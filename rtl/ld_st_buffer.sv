==> flow/design.v <==
typedef enum logic [6:0] {
LB,
LH,
LW,
LBU,
LHU,
FLW,
FLD,
FENCE,
FENCEI,
ADDI,
SLLI,
SLTI,
SLTIU,
XORI,
SRLI,
SRAI,
ORI,
ANDI,
AUIPC,
SB,
SH,
SW,
FSW,
FSD,
ADD,
SUB,
MUL,
SLL,
MULH,
SLT,
MULHSU,
SLTU,
MULHU,
XOR,
DIV,
SRL,
DIVU,
SRA,
OR,
REM,
REMU,
AND,
LUI,
FMADDS,
FMSUBS,
FNMSUBS,
FNMADDS,
FADDS,
FSUBS,
FMULS,
FDIVS,
FSQRTS,
FSGNJS,
FSGNJNS,
FSGNJXS,
FMINS,
FMAXS,
FCVTWS,
FCVTWUS,
FCLASS,
FMVXS,
FLES,
FLTS,
FEQS,
FCVTSW,
FCVTSWU,
FMVSX,
BEQ,
BNE,
BLT,
BGE,
BLTU,
BGEU,
JALR,
JAL,
ECALL,
EBREAK,
CSRRW,
CSRRS,
CSRRC,
CSRRWI,
CSRRSI,
CSRRCI,
IDLE
} detected_instr;
typedef enum logic [4:0] {
CADDI4SPN,
CLW,
CFLW,
CSW,
CFSW,
CADDI,
CJAL,
CLI,
CADDI16SP,
CLUI,
CSRLI,
CSRAI,
CANDI,
CSUB,
CXOR,
COR,
CAND,
CJ,
CBEQZ,
CBNEZ,
CSLLI,
CLWSP,
CFLWSP,
CJR,
CMV,
CEBREAK,
CJALR,
CADD,
CSWSP,
CFSWSP,
CIDLE
} detected_instr_c;
typedef enum logic [1:0] {FIXED, INCR, WRAP, NOOP} burst_type;
module and_or_mux
#(
    parameter int INPUTS    = 4,
    parameter int DW        = 16
)
(
    input  logic[INPUTS-1:0][DW-1:0]    data_in,
    input  logic[INPUTS-1:0]            sel,
    output logic[DW-1:0]                data_out
);
logic tmp;
always_comb begin: mux
    for(int w=0; w < DW; w=w+1) begin
        tmp = 0;
        for(int i=0; i < INPUTS; i=i+1) begin
            tmp = tmp | ( sel[i] & data_in[i][w] );
        end
        data_out[w] = tmp;
    end
end
endmodule
module ld_st_buffer #(
    parameter DATA_WIDTH     = 32,
    parameter ADDR_BITS      = 32,
    parameter BLOCK_ID_START = 5 ,
    parameter R_WIDTH        = 6 ,
    parameter MICROOP        = 5 ,
    parameter ROB_TICKET     = 3 ,
    parameter DEPTH          = 4
) (
    input  logic                  clk               ,
    input  logic                  rst_n             ,
    input  logic                  push              ,
    input  logic [ ADDR_BITS-1:0] write_address     ,
    input  logic [DATA_WIDTH-1:0] write_data        ,
    input  logic [   MICROOP-1:0] write_microop     ,
    input  logic [   R_WIDTH-1:0] write_dest        ,
    input  logic [ROB_TICKET-1:0] write_ticket      ,
    input  logic                  write_isfetched   ,
    input  logic [ ADDR_BITS-1:0] search_address    ,
    input  logic [   MICROOP-1:0] search_microop_in ,
    output logic [DATA_WIDTH-1:0] search_data       ,
    output logic [   MICROOP-1:0] search_microop    ,
    output logic [   R_WIDTH-1:0] search_dest       ,
    output logic [ROB_TICKET-1:0] search_ticket     ,
    output logic                  search_valid_hit  ,
    output logic                  search_partial_hit,
    input  logic                  valid_update      ,
    input  logic [ ADDR_BITS-1:0] update_address    ,
    input  logic                  pop               ,
    output logic                  head_isfetched    ,
    output logic [ ADDR_BITS-1:0] head_address      ,
    output logic [DATA_WIDTH-1:0] head_data         ,
    output logic [   MICROOP-1:0] head_microop      ,
    output logic [   R_WIDTH-1:0] head_dest         ,
    output logic [ROB_TICKET-1:0] head_ticket       ,
    output logic                  valid             ,
    output logic                  ready
);
    localparam INFO_WIDTH = R_WIDTH + MICROOP;
    logic [DEPTH-1:0][ADDR_BITS-1:0]  saved_address;
    logic [DEPTH-1:0][DATA_WIDTH-1:0] saved_data;
    logic [DEPTH-1:0][ROB_TICKET-1:0] saved_ticket;
    logic [DEPTH-1:0][INFO_WIDTH-1:0] saved_info;
    logic [INFO_WIDTH-1:0]            head_info, search_info;
    logic [DEPTH-1:0]                 saved_valid, saved_isfetched;
    logic [    DEPTH-1:0] head, tail, stat_counter ;
    logic [    DEPTH-1:0] matched_update, matched_search_main, matched_search_sec, matched_search;
    logic                 will_update, one_found, microop_ok;
    localparam int LD_BF_SIZE = $bits(saved_address) + $bits(saved_ticket) + $bits(saved_info);
    localparam int ST_BF_SIZE = $bits(saved_address) + $bits(saved_data) + $bits(saved_ticket) + $bits(saved_info);
    assign valid = ~stat_counter[0];
    assign ready = ~stat_counter[DEPTH-1];
    always_comb begin : MatchSearch
        for (int i = 0; i < DEPTH; i++) begin
            matched_search_main[i] = saved_valid[i] ? (search_address[ADDR_BITS-1:BLOCK_ID_START]==saved_address[i][ADDR_BITS-1:BLOCK_ID_START]) : 1'b0;
            matched_search_sec[i] = saved_valid[i] ? (search_address[BLOCK_ID_START-1:0]==saved_address[i][BLOCK_ID_START-1:0]) : 1'b0;
        end
        for (int i = 0; i < DEPTH; i++) begin
            matched_search[i] = matched_search_main[i] & matched_search_sec[i]; 
        end
    end
    always_comb begin : MicroopOk
        if(search_microop_in==5'b00001) begin
            microop_ok = (search_microop == 5'b00110);
        end else if(search_microop_in==5'b00010 | search_microop_in==5'b00011) begin
            microop_ok = (search_microop == 5'b00111 | search_microop == 5'b00110);
        end else if(search_microop_in==5'b00100 | search_microop_in==5'b00101) begin
            microop_ok = 1;
        end else begin
            microop_ok = 0;
        end
    end
    always_comb begin : ValidHit
        search_valid_hit = 0;
        for (int i = 0; i < DEPTH; i++) begin
            if(matched_search[i] && microop_ok) begin
                search_valid_hit = 1;
            end
        end
    end
    assign search_partial_hit = |matched_search_main;
    always_comb begin : matchUpdate
        for (int i = 0; i < DEPTH; i++) begin
            matched_update[i] = saved_valid[i] ? (update_address[ADDR_BITS-1:BLOCK_ID_START]==saved_address[i][ADDR_BITS-1:BLOCK_ID_START]) : 1'b0;
        end
    end
    assign will_update = |matched_update & valid_update;
    always_ff @(posedge clk or negedge rst_n) begin : TailManagement
        if(!rst_n) begin
            tail <= 1;
        end else begin
            if (push) tail <= {tail[DEPTH-2:0], tail[DEPTH-1]};
        end
    end
    always_ff @(posedge clk or negedge rst_n) begin : HeadManagement
        if(!rst_n) begin
            head <= 1;
        end else begin
            if (pop) begin
                head <= {head[DEPTH-2:0], head[DEPTH-1]};
            end
        end
    end
    always_ff @(posedge clk or negedge rst_n) begin : statCounter
        if(!rst_n) begin
            stat_counter <= 1;
        end else begin
            if (push & !pop) begin
                stat_counter <= stat_counter << 1;
            end else if (!push &  pop) begin
                stat_counter <= stat_counter >> 1;
            end
        end
    end
    always_ff @(posedge clk) begin : MemoryData
        for (int i = 0; i < DEPTH; i++) begin
            if(push && tail[i]) begin
                saved_address[i] <= write_address;
                saved_data[i]    <= write_data;
                saved_ticket[i]  <= write_ticket;
                saved_info[i]    <= {write_dest,write_microop};
            end
        end
    end
    always_ff @(posedge clk or negedge rst_n) begin : MemoryValidity
        if(!rst_n) begin
            saved_valid <= 'b0;
        end else begin
            for (int i = 0; i < DEPTH; i++) begin
                if(push && tail[i]) begin
                    saved_valid[i]   <= 1'b1;
                end else if(pop && head[i]) begin
                    saved_valid[i]   <= 1'b0;
                end
            end
        end
    end
    always_ff @(posedge clk or negedge rst_n) begin : MemoryFetched
        if(!rst_n) begin
            saved_isfetched <= 'b0;
        end else begin
            for (int i = 0; i < DEPTH; i++) begin
                if(push && tail[i]) begin
                    saved_isfetched[i] <= write_isfetched;
                end else if(will_update && matched_update[i]) begin
                    saved_isfetched[i] <= 1'b1;
                end
            end
        end
    end
    and_or_mux #(
        .INPUTS    (DEPTH     ),
        .DW        (ADDR_BITS)
    ) mux_addr (
        .data_in (saved_address ),
        .sel     (head       ),
        .data_out(head_address)
    );
    and_or_mux #(
        .INPUTS    (DEPTH     ),
        .DW        (DATA_WIDTH)
    ) mux_data (
        .data_in (saved_data ),
        .sel     (head       ),
        .data_out(head_data)
    );
    and_or_mux #(
        .INPUTS    (DEPTH  ),
        .DW        (INFO_WIDTH)
    ) mux_info (
        .data_in (saved_info ),
        .sel     (head       ),
        .data_out(head_info)
    );
    assign head_microop = head_info[0 +: MICROOP];
    assign head_dest    = head_info[MICROOP +: R_WIDTH];
    and_or_mux #(
        .INPUTS    (DEPTH     ),
        .DW        (ROB_TICKET)
    ) mux_ticket (
        .data_in (saved_ticket ),
        .sel     (head         ),
        .data_out(head_ticket)
    );
    and_or_mux #(
        .INPUTS    (DEPTH     ),
        .DW        (1)
    ) mux_is_fetched (
        .data_in (saved_isfetched ),
        .sel     (head         ),
        .data_out(head_isfetched)
    );
    and_or_mux #(
        .INPUTS    (DEPTH     ),
        .DW        (DATA_WIDTH)
    ) mux_data_s (
        .data_in (saved_data ),
        .sel     (matched_search),
        .data_out(search_data)
    );
    and_or_mux #(
        .INPUTS    (DEPTH  ),
        .DW        (INFO_WIDTH)
    ) mux_info_s (
        .data_in (saved_info ),
        .sel     (matched_search),
        .data_out(search_info)
    );
    assign search_microop = search_info[0 +: MICROOP];
    assign search_dest    = search_info[MICROOP +: R_WIDTH];
    and_or_mux #(
        .INPUTS    (DEPTH     ),
        .DW        (ROB_TICKET)
    ) mux_ticket_s (
        .data_in (saved_ticket ),
        .sel     (matched_search),
        .data_out(search_ticket)
    );
endmodule
; Step by step through the tools: ld_st_buffer
; What the tools print for ld_st_buffer, step after step.
; Line numbers count from 1 in the design file above.
; Operators: Yosys type, input widths -> output width; for muxes data width and select width s.
; Library cell names are shortened.
; The mark - stands for no value.
[setup]
top_module = ld_st_buffer
clock = clk
cell_library = sky130hd
lib_corner = tt_025C_1v80

; Word-level counts
; Yosys after proc, flatten, opt, wreduce and memory -nomap, before mapping. Memory bits, and registers merged into a memory's read port (data or address), are not among the register bits. Print and check cells are not counted. Equal cells are merged and count once.
[word_totals]
reg_bits = 332
input_bits = 153
out_inout_bits = 129
wordCells = 999
[classes]
equal = 19
muxes = 37
n_logic = 887
reduce_logical = 29
[op_table]
columns = operator, n
row1 = $and 1x1->1, 507
row2 = $or 1x1->1, 378
row3 = $eq 27x27->1, 8
row4 = $mux 1, 35
row5 = $eq 5x3->1 const B, 4
row6 = $eq 5x5->1, 4
row7 = $reduce_bool 2->1, 9
row8 = $logic_and 1x1->1, 16
row9 = $eq 5x2->1 const B, 2
row10 = $reduce_or 4->1, 2
row11 = $mux 4, 2
row12 = $eq 5x1->1 const B, 1
row13 = $not 1->1, 2
row14 = $logic_not 1->1, 2

; Longest topological paths
; Longest topological path by Yosys (ltp), each cell counted once; first at word level (registers and memories cut), then after technology mapping (sequential cells cut; the memories' decode and read muxes count).
[logic_depth]
ltp_word = 16
ABC_AREA = 0
mapped_depth = 10
depth_no_buf = 8

; After synthesis
; Source: synth_stat.txt of the flow (Yosys; design flattened, memories mapped). It holds for the ABC_AREA given above (unset counts as 0); a run with the other value may have another netlist.
[mapped]
mapped_cells = 1196
area_um2 = 15730.1
seq_area_um2 = 9873.2
flip_flops = 332
n_buf = 85
[by_type]
columns = cell_type, n, type_area_um2
row1 = edfxtp_1, 312, 9.37E+03
row2 = a22oi_1, 242, 1.82E+03
row3 = xnor2_1, 140, 1.23E+03
row4 = xor2_1, 96, 840.806
row5 = nand2_1, 143, 536.765
row6 = dfrtp_1, 17, 425.408
row7 = nand4_1, 32, 200.192
row8 = clkbuf_1, 50, 187.68
row9 = nor4_1, 25, 156.4
row10 = buf_2, 20, 100.096
row11 = nand3_1, 20, 100.096
row12 = dfstp_2, 3, 78.826
row13 = buf_4, 10, 75.072
row14 = inv_1, 15, 56.304
row15 = o21ai_0, 11, 55.053
row16 = nand4_4, 2, 42.541
row17 = nor3_2, 4, 40.038
row18 = nor4_2, 3, 37.536
; Other cell types: 20; their cells: 51.
; By module: a second synthesis without flattening, with its own total; a netlist apart from the flattened one above.
[hier_totals]
hier_cells = 1188
area_unflattened_um2 = 15891.5
; Rows give one instance, submodules left out.
[by_module]
columns = module, n_inst, n_cells, mod_area_um2
row1 = ld_st_buffer, 1, 762, 13181.4
row2 = and_or_mux, 3, 109, 686.9
row3 = and_or_mux, 2, 38, 251.5
row4 = and_or_mux, 2, 10, 63.8
row5 = and_or_mux, 1, 3, 18.8

; Path before layout
; OpenSTA on the mapped netlist: ideal clock, no wires. The path of least setup slack (recovery checks aside). Input and output delay are each 20% of the period. Register names are those of the netlist, which keeps one name where synthesis merged equal registers.
[synth_timing]
path_kind = register to register
startpoint = register tail[0]
endpoint = register saved_address
period_ns = 2.37
t_arrival_ns = 2.133
required_ns = 1.938
path_slack_ns = -0.195
path_delay_ns = 2.565
path_stages = 3
path_buffers = 0
period_less_setup_slack_ns = 2.565
; "path_delay_ns" = arrival - input delay + setup time.
; "path_stages": output pins that drive a net of the path, with the launching flip-flop's if there is one; two outputs of one cell count as two.
; "period_less_setup_slack_ns" is the clock period less the worst setup slack; recovery checks do not enter. This is arithmetic on one report: input and output delays are still those of the set period (20% each).
; Where an end lacks its bit number, it is one bit of the signal, or one of the new flip-flops if synthesis recoded a state register.
; The rows between start and end are the longest chain of elaborated cells between them; the timing report does not say that the signal goes this way. Where chains are equally long, one stands for them.
; Each line given opens the expression or statement behind the cell; cells for indexed reads and writes are added by Yosys, which also makes memories of some case tables.
[synth_via]
path_cell_list = dfstp_2 -> nand2_1 -> inv_1
elab_chain_cells = 1
cone_cells = 1
classes_between = reduce/logical: 1
[synth_lines]
columns = element, line_no
row1 = start: declaration, 187  ; logic [    DEPTH-1:0] head, tail, stat_counter ;
row2 = start: assignment, 231  ; tail <= 1;
row3 = start: assignment, 233  ; if (push) tail <= {tail[DEPTH-2:0], tail[DEPTH-1]};
row4 = $logic_and 1x1->1, 258  ; if(push && tail[i]) begin
row5 = end: assignment, 259  ; saved_address[i] <= write_address;
row6 = end: declaration, 181  ; logic [DEPTH-1:0][ADDR_BITS-1:0]  saved_address;

; Worst path after layout
; Path of least setup slack in the final report of record 1 (OpenROAD, finished layout, wires in). Where an end is a register, its clock arrival counts in the times.
[layout_timing]
path_kind = register to output
startpoint = register saved_address
endpoint = output port search_valid_hit
period_ns = 2.01
t_arrival_ns = 3.04
required_ns = 1.61
path_slack_ns = -1.44
path_stages = 12
path_buffers = 3
; Where an end lacks its bit number, it is one bit of the signal, or one of the new flip-flops if synthesis recoded a state register.
; The rows between start and end are the longest chain of elaborated cells between them; the timing report does not say that the signal goes this way. Where chains are equally long, one stands for them.
[layout_via]
path_cell_list = edfxtp_1 -> xnor2_2 -> nand4_1 -> nor4_2 -> buf_4 -> and2b_2 -> buf_4 -> a32oi_2 -> a22oi_2 -> nor4b_4 -> o31a_1 -> buf_2
elab_chain_cells = 14
cone_cells = 26
classes_between = eq/ne: 3; mux: 7; logic: 12; reduce/logical: 4
[layout_lines]
columns = element, line_no
row1 = start: declaration, 181  ; logic [DEPTH-1:0][ADDR_BITS-1:0]  saved_address;
row2 = $eq 27x27->1, 196  ; matched_search_main[i] = saved_valid[i] ? (search_address[ADDR_BITS-1:BLOCK_ID_START]==saved_address[i][ADDR_B ...
row3 = $mux 1, 196
row4 = $and 1x1->1, 200  ; matched_search[i] = matched_search_main[i] & matched_search_sec[i];
row5 = $and 1x1->1, 136  ; tmp = tmp | ( sel[i] & data_in[i][w] );
row6 = $or 1x1->1, 136
row7 = $eq 5x3->1, 207  ; microop_ok = (search_microop == 5'b00111 | search_microop == 5'b00110);
row8 = $or 1x1->1, 207
row9 = $mux 1, 206  ; end else if(search_microop_in==5'b00010 | search_microop_in==5'b00011) begin
row10 = $mux 1, 204  ; if(search_microop_in==5'b00001) begin
row11 = $logic_and 1x1->1, 217  ; if(matched_search[i] && microop_ok) begin
row12 = $mux 1 (4 in a row), 217
row13 = end: declaration, 166  ; output logic                  search_valid_hit  ,

; Below are 2 stored runs of the flow (Yosys, OpenROAD; platform sky130hd) on ld_st_buffer, each with its settings and what was measured, unordered. Constraints: input delay and output delay 20% of the set period each, output load 0.01 pF.
; By "worst_path_ns" is meant the share of the clock period that the worst setup path is allowed (20% is reserved at inputs, 20% at outputs), minus its slack. Clock arrival times at its registers enter into it.
; "fin_power_mw": no workload was simulated; the value follows from the tool's default switching activity.

[record 1: settings]
period_ns = 2.01
CORE_UTILIZATION = 43
CORE_ASPECT_RATIO = 0.68
CORE_MARGIN = 4
CELL_PAD_IN_SITES_GLOBAL_PLACEMENT = 1
TNS_END_PERCENT = 85
CTS_CLUSTER_SIZE = 49
CAP_MARGIN = 20
SLEW_MARGIN = 20
[record 1: results]
fin_util_pct = 69.8
synth_area_um2 = 15730.1
fin_ws_ns = -1.436
die_footprint_um2 = 39762.9
fin_power_mw = 20.181
worst_path_ns = 3.04
worst_path_kind = register to output

[record 2: settings]
period_ns = 2.9
CORE_UTILIZATION = 34
CELL_PAD_IN_SITES_GLOBAL_PLACEMENT = 0
CELL_PAD_IN_SITES_DETAIL_PLACEMENT = 0
GPL_ROUTABILITY_DRIVEN = 1
CAP_MARGIN = 20
MIN_ROUTING_LAYER = met2
CORE_MARGIN = 2
SLEW_MARGIN = 20
[record 2: results]
fin_power_mw = 14.191
fin_util_pct = 52.4
worst_path_ns = 3.32
worst_path_kind = register to output
fin_ws_ns = -0.997
die_footprint_um2 = 48000.4
synth_area_um2 = 15730.1
