==> flow/design.v <==
typedef enum logic [6:0] {
LB,
LH,
LW,
LBU,
LHU,
FLW,
FLD,
FENCE,
FENCEI,
ADDI,
SLLI,
SLTI,
SLTIU,
XORI,
SRLI,
SRAI,
ORI,
ANDI,
AUIPC,
SB,
SH,
SW,
FSW,
FSD,
ADD,
SUB,
MUL,
SLL,
MULH,
SLT,
MULHSU,
SLTU,
MULHU,
XOR,
DIV,
SRL,
DIVU,
SRA,
OR,
REM,
REMU,
AND,
LUI,
FMADDS,
FMSUBS,
FNMSUBS,
FNMADDS,
FADDS,
FSUBS,
FMULS,
FDIVS,
FSQRTS,
FSGNJS,
FSGNJNS,
FSGNJXS,
FMINS,
FMAXS,
FCVTWS,
FCVTWUS,
FCLASS,
FMVXS,
FLES,
FLTS,
FEQS,
FCVTSW,
FCVTSWU,
FMVSX,
BEQ,
BNE,
BLT,
BGE,
BLTU,
BGEU,
JALR,
JAL,
ECALL,
EBREAK,
CSRRW,
CSRRS,
CSRRC,
CSRRWI,
CSRRSI,
CSRRCI,
IDLE
} detected_instr;
typedef enum logic [4:0] {
CADDI4SPN,
CLW,
CFLW,
CSW,
CFSW,
CADDI,
CJAL,
CLI,
CADDI16SP,
CLUI,
CSRLI,
CSRAI,
CANDI,
CSUB,
CXOR,
COR,
CAND,
CJ,
CBEQZ,
CBNEZ,
CSLLI,
CLWSP,
CFLWSP,
CJR,
CMV,
CEBREAK,
CJALR,
CADD,
CSWSP,
CFSWSP,
CIDLE
} detected_instr_c;
typedef enum logic [1:0] {FIXED, INCR, WRAP, NOOP} burst_type;
module and_or_mux
#(
    parameter int INPUTS    = 4,
    parameter int DW        = 16
)
(
    input  logic[INPUTS-1:0][DW-1:0]    data_in,
    input  logic[INPUTS-1:0]            sel,
    output logic[DW-1:0]                data_out
);
logic tmp;
always_comb begin: mux
    for(int w=0; w < DW; w=w+1) begin
        tmp = 0;
        for(int i=0; i < INPUTS; i=i+1) begin
            tmp = tmp | ( sel[i] & data_in[i][w] );
        end
        data_out[w] = tmp;
    end
end
endmodule
module free_list
  #(parameter int DATA_WIDTH    = 7,
    parameter int RAM_DEPTH	    = 128,
    parameter int L_REGISTERS   = 32)
   (input  logic clk,
    input  logic rst,
    input  logic[DATA_WIDTH-1:0]    push_data,
    input  logic                    push,
    output logic                    ready,
    output logic[DATA_WIDTH-1:0]    pop_data_1,
    output logic                    valid_1,
    input  logic                    pop_1,
    output logic[DATA_WIDTH-1:0]    pop_data_2,
    output logic                    valid_2,
    input  logic                    pop_2
    );
    logic[RAM_DEPTH-1:0][DATA_WIDTH-1:0] mem;
    logic[RAM_DEPTH-1:0] pop_pnt, pop_pnt_2, push_pnt;
    logic[RAM_DEPTH  :0] status_cnt;
    logic[3          :0] shift_vector;
    logic single_push, single_pop, double_pop, shift_left_single, shift_right_double, shift_right_single;
    assign valid_1 = ~status_cnt[0];
    assign valid_2 = ~status_cnt[0] & ~status_cnt[1];
    assign ready   = ~status_cnt[RAM_DEPTH];
    assign single_pop  = pop_1 | pop_2;
    assign double_pop  = pop_1 & pop_2;
    assign single_push = push;
    always_ff @(posedge clk or posedge rst) begin : PushPnt
        if(rst) begin
            push_pnt <= 1<<8;
        end else begin
            if (push) push_pnt <= {push_pnt[RAM_DEPTH-2:0], push_pnt[RAM_DEPTH-1]};
        end
    end
    always_ff @(posedge clk or posedge rst) begin : PopPnt
        if(rst) begin
            pop_pnt  <= 1;
        end else begin
            if (double_pop) begin
                pop_pnt <= {pop_pnt[RAM_DEPTH-3:0], pop_pnt[RAM_DEPTH-1:RAM_DEPTH-2]};
            end else if(single_pop) begin
                pop_pnt <= {pop_pnt[RAM_DEPTH-2:0], pop_pnt[RAM_DEPTH-1]};
            end
        end
    end
    always_ff @ (posedge clk, posedge rst) begin: ff_status_cnt
        if (rst) begin
            status_cnt <= 1 << 8;
        end else begin
            if(push) begin
                if(double_pop) begin
                    status_cnt <= status_cnt >> 1;
                end else if(!single_pop) begin
                    status_cnt <= status_cnt << 1;
                end
            end else begin
                if(double_pop) begin
                    status_cnt <= status_cnt >> 2;
                end else if(single_pop) begin
                    status_cnt <= status_cnt >> 1;
                end
            end
        end
    end
    always_ff @(posedge clk) begin
        if(rst) begin
            for (int i = 0; i < 8; i++) begin
                mem[i] <= 32+i;
            end
        end else begin
            for (int i = 0; i < RAM_DEPTH; i++) begin
                if( push & push_pnt[i] ) begin
                    mem[i] <= push_data;
                end
            end
        end
    end
    assign pop_pnt_2 = {pop_pnt[RAM_DEPTH-2:0], pop_pnt[RAM_DEPTH-1]};
    and_or_mux #(
        .INPUTS    (RAM_DEPTH ),
        .DW(DATA_WIDTH)
    ) mux_out (
        .data_in (mem       ),
        .sel     (pop_pnt   ),
        .data_out(pop_data_1)
    );
    and_or_mux #(
        .INPUTS(RAM_DEPTH ),
        .DW    (DATA_WIDTH)
    ) mux_out_2 (
        .data_in (mem       ),
        .sel     (pop_pnt_2 ),
        .data_out(pop_data_2)
    );
endmodule
From RTL to reports: free_list
What the tools print for free_list, step after step.
Line numbers count from 1 in the design file above.
Operators carry their Yosys type and port widths (W data, S select, Z words).
Cell names lack the library's common part.
{"block": "design", "design": "free_list", "clock_port": "clk", "library": "sky130hd", "lib_corner": "tt_025C_1v80"}

Word level
Yosys after proc, flatten, opt, wreduce and memory -nomap, before mapping. Memory bits, and registers merged into a memory's read port (data or address), are not among the register bits. Print and check cells are not counted. Equal cells are merged and count once.
{"block": "op_classes", "n_logic": 3705, "reduce_logical": 123, "equal": 1, "muxes": 7}
{"block": "op_table", "op": "$and A1 B1 Y1", "count": 1922}
{"block": "op_table", "op": "$or A1 B1 Y1", "count": 1779}
{"block": "op_table", "op": "$mux W129", "count": 5}
{"block": "op_table", "op": "$mux W128", "count": 2}
{"block": "op_table", "op": "$reduce_and A2 Y1", "count": 121}
{"block": "op_table", "op": "$not A1 Y1", "count": 4}
{"block": "op_table", "op": "$ne A3 B2 Y1 const B", "count": 1}
{"block": "op_table", "op": "$reduce_bool A3 Y1", "count": 1}
{"block": "op_table", "op": "$reduce_bool A2 Y1", "count": 1}
{"block": "word_totals", "inputBits": 12, "output_inout_bits": 17, "elab_cells": 3967, "register_bits": 1281}

Longest topological paths
Longest topological path by Yosys (ltp), each cell counted once; first at word level (registers and memories cut), then after technology mapping (sequential cells cut; the memories' decode and read muxes count).
{"block": "depth", "ltp_word": 128, "ABC_AREA": 0, "depth_mapped": 8, "depth_no_buf": 5}

Netlist
The flow's flattened synthesis, as Yosys stat reports it; memories are mapped. The netlist is that of the ABC_AREA named above (0 if unset); the other value can give another one.
Totals and module areas in this step are rounded.
{"block": "mapped", "seq_area_mm2": 0.036, "cell_count": 4560, "ffs": 1281, "area_mm2": 0.055, "n_buf": 449}
{"block": "types", "cell_type": "edfxtp_1", "count": 840, "area_total_um2": 2.52E+04}
{"block": "types", "cell_type": "dfrtp_1", "count": 382, "area_total_um2": 9.56E+03}
{"block": "types", "cell_type": "a221oi_1", "count": 309, "area_total_um2": 2.71E+03}
{"block": "types", "cell_type": "a22o_1", "count": 308, "area_total_um2": 2.7E+03}
{"block": "types", "cell_type": "nor2_1", "count": 638, "area_total_um2": 2.39E+03}
{"block": "types", "cell_type": "a22oi_1", "count": 281, "area_total_um2": 2.11E+03}
{"block": "types", "cell_type": "mux2_2", "count": 120, "area_total_um2": 1.35E+03}
{"block": "types", "cell_type": "clkbuf_1", "count": 349, "area_total_um2": 1.31E+03}
{"block": "types", "cell_type": "dfxtp_1", "count": 56, "area_total_um2": 1.12E+03}
{"block": "types", "cell_type": "a21oi_1", "count": 165, "area_total_um2": 825.792}
{"block": "types", "cell_type": "o22ai_1", "count": 130, "area_total_um2": 813.28}
{"block": "types", "cell_type": "nand2_1", "count": 216, "area_total_um2": 810.778}
{"block": "types", "cell_type": "nand4_1", "count": 126, "area_total_um2": 788.256}
{"block": "types", "cell_type": "and3_1", "count": 119, "area_total_um2": 744.464}
{"block": "types", "cell_type": "nor3_1", "count": 140, "area_total_um2": 700.672}
{"block": "types", "cell_type": "nand3_1", "count": 98, "area_total_um2": 490.47}
{"block": "types", "cell_type": "o21ai_1", "count": 73, "area_total_um2": 365.35}
{"block": "types", "cell_type": "o21ai_0", "count": 60, "area_total_um2": 300.288}
Other cell types: 17; their cells: 150.
By module: a second synthesis without flattening, with its own total; a netlist apart from the flattened one above.
{"block": "hier_totals", "cells_unflattened": 4365, "area_unflattened_mm2": 0.056}
Each row is one instance without its submodules.
{"block": "by_module", "module": "free_list", "seq_area_mm2": 0.036, "n_inst": 1, "n_cells": 3257, "mod_area_mm2": 0.048}
{"block": "by_module", "module": "and_or_mux", "seq_area_mm2": 0, "n_inst": 2, "n_cells": 554, "mod_area_mm2": 0.0044}

Timing after synthesis
Source: OpenSTA report_checks on the synthesized netlist (no wires, ideal clock, input and output delay 20% of the period each), path of least setup slack; recovery checks are left aside. Register names are those of the netlist, which keeps one name where synthesis merged equal registers.
{"block": "synth_path", "path_type": "input -> register", "from": "input rst", "to": "register mem", "stages": 4, "setup_time_ns": 0.665, "path_delay_ns": 12.436, "required_ns": 18.335, "arrival_ns": 15.571, "input_delay_ns": 3.800, "clock_period_ns": 19.0, "n_path_buf": 2, "t_first_pin_ns": 3.800, "slack_ns": 2.764, "period_less_setup_slack_ns": 16.236}
"path_delay_ns" is the arrival time less input delay plus setup time.
"stages" counts driving pins, that of a launching flip-flop among them; a cell with two outputs on the path counts twice.
"period_less_setup_slack_ns" = period - worst setup slack (recovery checks aside). The figure is calculated, with input and output delays left at 20% of the set period.
Where an end lacks its bit number, it is one bit of the signal, or one of the new flip-flops if synthesis recoded a state register.
{"block": "synth_via", "path_cell_list": "inv_1 clkbuf_1 clkbuf_1 nand3_1", "elab_chain_len": 0, "cells_between": 0, "lines_between": 0}
{"block": "synth_rtl", "item": "from (decl)", "line_no": 147, "source": "input  logic rst,"}
{"block": "synth_rtl", "item": "to (assign)", "line_no": 214, "source": "mem[i] <= push_data;"}
{"block": "synth_rtl", "item": "to (decl)", "line_no": 158, "source": "logic[RAM_DEPTH-1:0][DATA_WIDTH-1:0] mem;"}

Timing after layout
Path of least setup slack in the final report of stored run 1 (OpenROAD, finished layout, wires in). Where an end is a register, its clock arrival counts in the times.
{"block": "layout_path", "path_type": "register -> output", "from": "register pop_pnt[96]", "to": "output pop_data_2[1]", "stages": 7, "n_path_buf": 1, "out_delay_ns": 4.72, "required_ns": 18.88, "t_first_pin_ns": 0.75, "clock_period_ns": 23.6, "arrival_ns": 4.67, "slack_ns": 14.21}
Between the ends stands the longest chain of elaborated cells between them, by number of cells; it is not shown to be the way that was timed. Of several equally long chains one is given.
A line is the first line of the expression or statement that the cell stems from. Yosys adds cells for indexed reads and writes and turns some case tables into memories.
A register here has more assigning lines than the two given.
{"block": "layout_via", "path_cell_list": "dfrtp_1 a22o_1 a221oi_1 nand4_1 nor4_1 nand3_1 clkdlybuf4s50_1", "elab_chain_len": 32, "cells_between": 32, "lines_between": 1, "classes_between": "logic: 32"}
{"block": "layout_rtl", "item": "from (decl)", "line_no": 159, "source": "logic[RAM_DEPTH-1:0] pop_pnt, pop_pnt_2, push_pnt;"}
{"block": "layout_rtl", "item": "from (assign)", "line_no": 181, "source": "pop_pnt <= {pop_pnt[RAM_DEPTH-3:0], pop_pnt[RAM_DEPTH-1:RAM_DEPTH-2]};"}
{"block": "layout_rtl", "item": "from (assign)", "line_no": 183, "source": "pop_pnt <= {pop_pnt[RAM_DEPTH-2:0], pop_pnt[RAM_DEPTH-1]};"}
{"block": "layout_rtl", "item": "$and A1 B1 Y1", "line_no": 136, "source": "tmp = tmp | ( sel[i] & data_in[i][w] );"}
{"block": "layout_rtl", "item": "$or A1 B1 Y1 x31", "line_no": 136}
{"block": "layout_rtl", "item": "to (decl)", "line_no": 154, "source": "output logic[DATA_WIDTH-1:0]    pop_data_2,"}

Appendix: measured runs

Record of 2 stored runs of the RTL-to-layout flow on free_list, platform sky130hd. The runs are unordered. Constraints: input delay and output delay 20% of the set period each, output load 0.01 pF.
By "period_reached_ns" is meant the clock period of the run minus its worst setup slack. This is arithmetic on one report: input and output delays are still those of the set period (20% each).
"design_power_uw" is the tool's figure for a default switching activity; nothing was simulated.
Measured values are rounded.

Stored run 1
==> flow/run.sh <==
#!/bin/bash
# the make line also repeats the synthesis and layout settings of config.mk as NAME=value (left out here)
make -C /OpenROAD-flow-scripts/flow DESIGN_CONFIG=/design/flow/config.mk WORK_HOME=/design/flow/orfs CLKGATE_MAP_FILE= finish
==> flow/config.mk <==
export PLATFORM = sky130hd
export DESIGN_NAME = free_list
export DESIGN_NICKNAME = free_list
export VERILOG_FILES = /design/flow/design.v
export SDC_FILE = /design/flow/constraint.sdc
export NUM_CORES = 4
export LEC_CHECK = 0
export CAP_MARGIN = 20
export CORE_MARGIN = 2
export CORE_UTILIZATION = 40
export SLEW_MARGIN = 20
==> flow/constraint.sdc <==
create_clock -name core_clock -period 23.6 [get_ports {clk}]
set_input_delay 4.7200 -clock core_clock [delete_from_list [all_inputs] [get_ports {clk}]]
set_output_delay 4.7200 -clock core_clock [all_outputs]
set_load 0.01 [all_outputs]

==> results of stored run 1, as JSON <==
{
  "setup_tns_ns": 0.000,
  "ws_hold_ns": 0.48,
  "utilization_pct": 45,
  "period_reached_ns": 9.388,
  "synth_chip_area_mm2": 0.055,
  "worst_setup_slack_ns": 14,
  "design_power_uw": 6000,
  "die_footprint_mm2": 0.14
}

Stored run 2
==> flow/run.sh <==
#!/bin/bash
# the make line also repeats the synthesis and layout settings of config.mk as NAME=value (left out here)
make -C /OpenROAD-flow-scripts/flow DESIGN_CONFIG=/design/flow/config.mk WORK_HOME=/design/flow/orfs CLKGATE_MAP_FILE= finish
==> flow/config.mk <==
export PLATFORM = sky130hd
export DESIGN_NAME = free_list
export DESIGN_NICKNAME = free_list
export VERILOG_FILES = /design/flow/design.v
export SDC_FILE = /design/flow/constraint.sdc
export NUM_CORES = 4
export LEC_CHECK = 0
export ABC_AREA = 1
export CAP_MARGIN = 20
export CELL_PAD_IN_SITES_GLOBAL_PLACEMENT = 2
export CORE_MARGIN = 3
export CORE_UTILIZATION = 15
export CTS_CLUSTER_SIZE = 80
export GPL_TIMING_DRIVEN = 1
export MAX_ROUTING_LAYER = met4
export PLACE_DENSITY_LB_ADDON = 0.24
export SLEW_MARGIN = 20
export TNS_END_PERCENT = 20
==> flow/constraint.sdc <==
create_clock -name core_clock -period 13.0 [get_ports {clk}]
set_input_delay 2.6000 -clock core_clock [delete_from_list [all_inputs] [get_ports {clk}]]
set_output_delay 2.6000 -clock core_clock [all_outputs]
set_load 0.01 [all_outputs]

==> results of stored run 2, as JSON <==
{
  "setup_tns_ns": 0.000,
  "ws_hold_ns": 0.45,
  "utilization_pct": 18,
  "period_reached_ns": 6.487,
  "synth_chip_area_mm2": 0.06,
  "worst_setup_slack_ns": 6.5,
  "design_power_uw": 14000,
  "die_footprint_mm2": 0.41
}
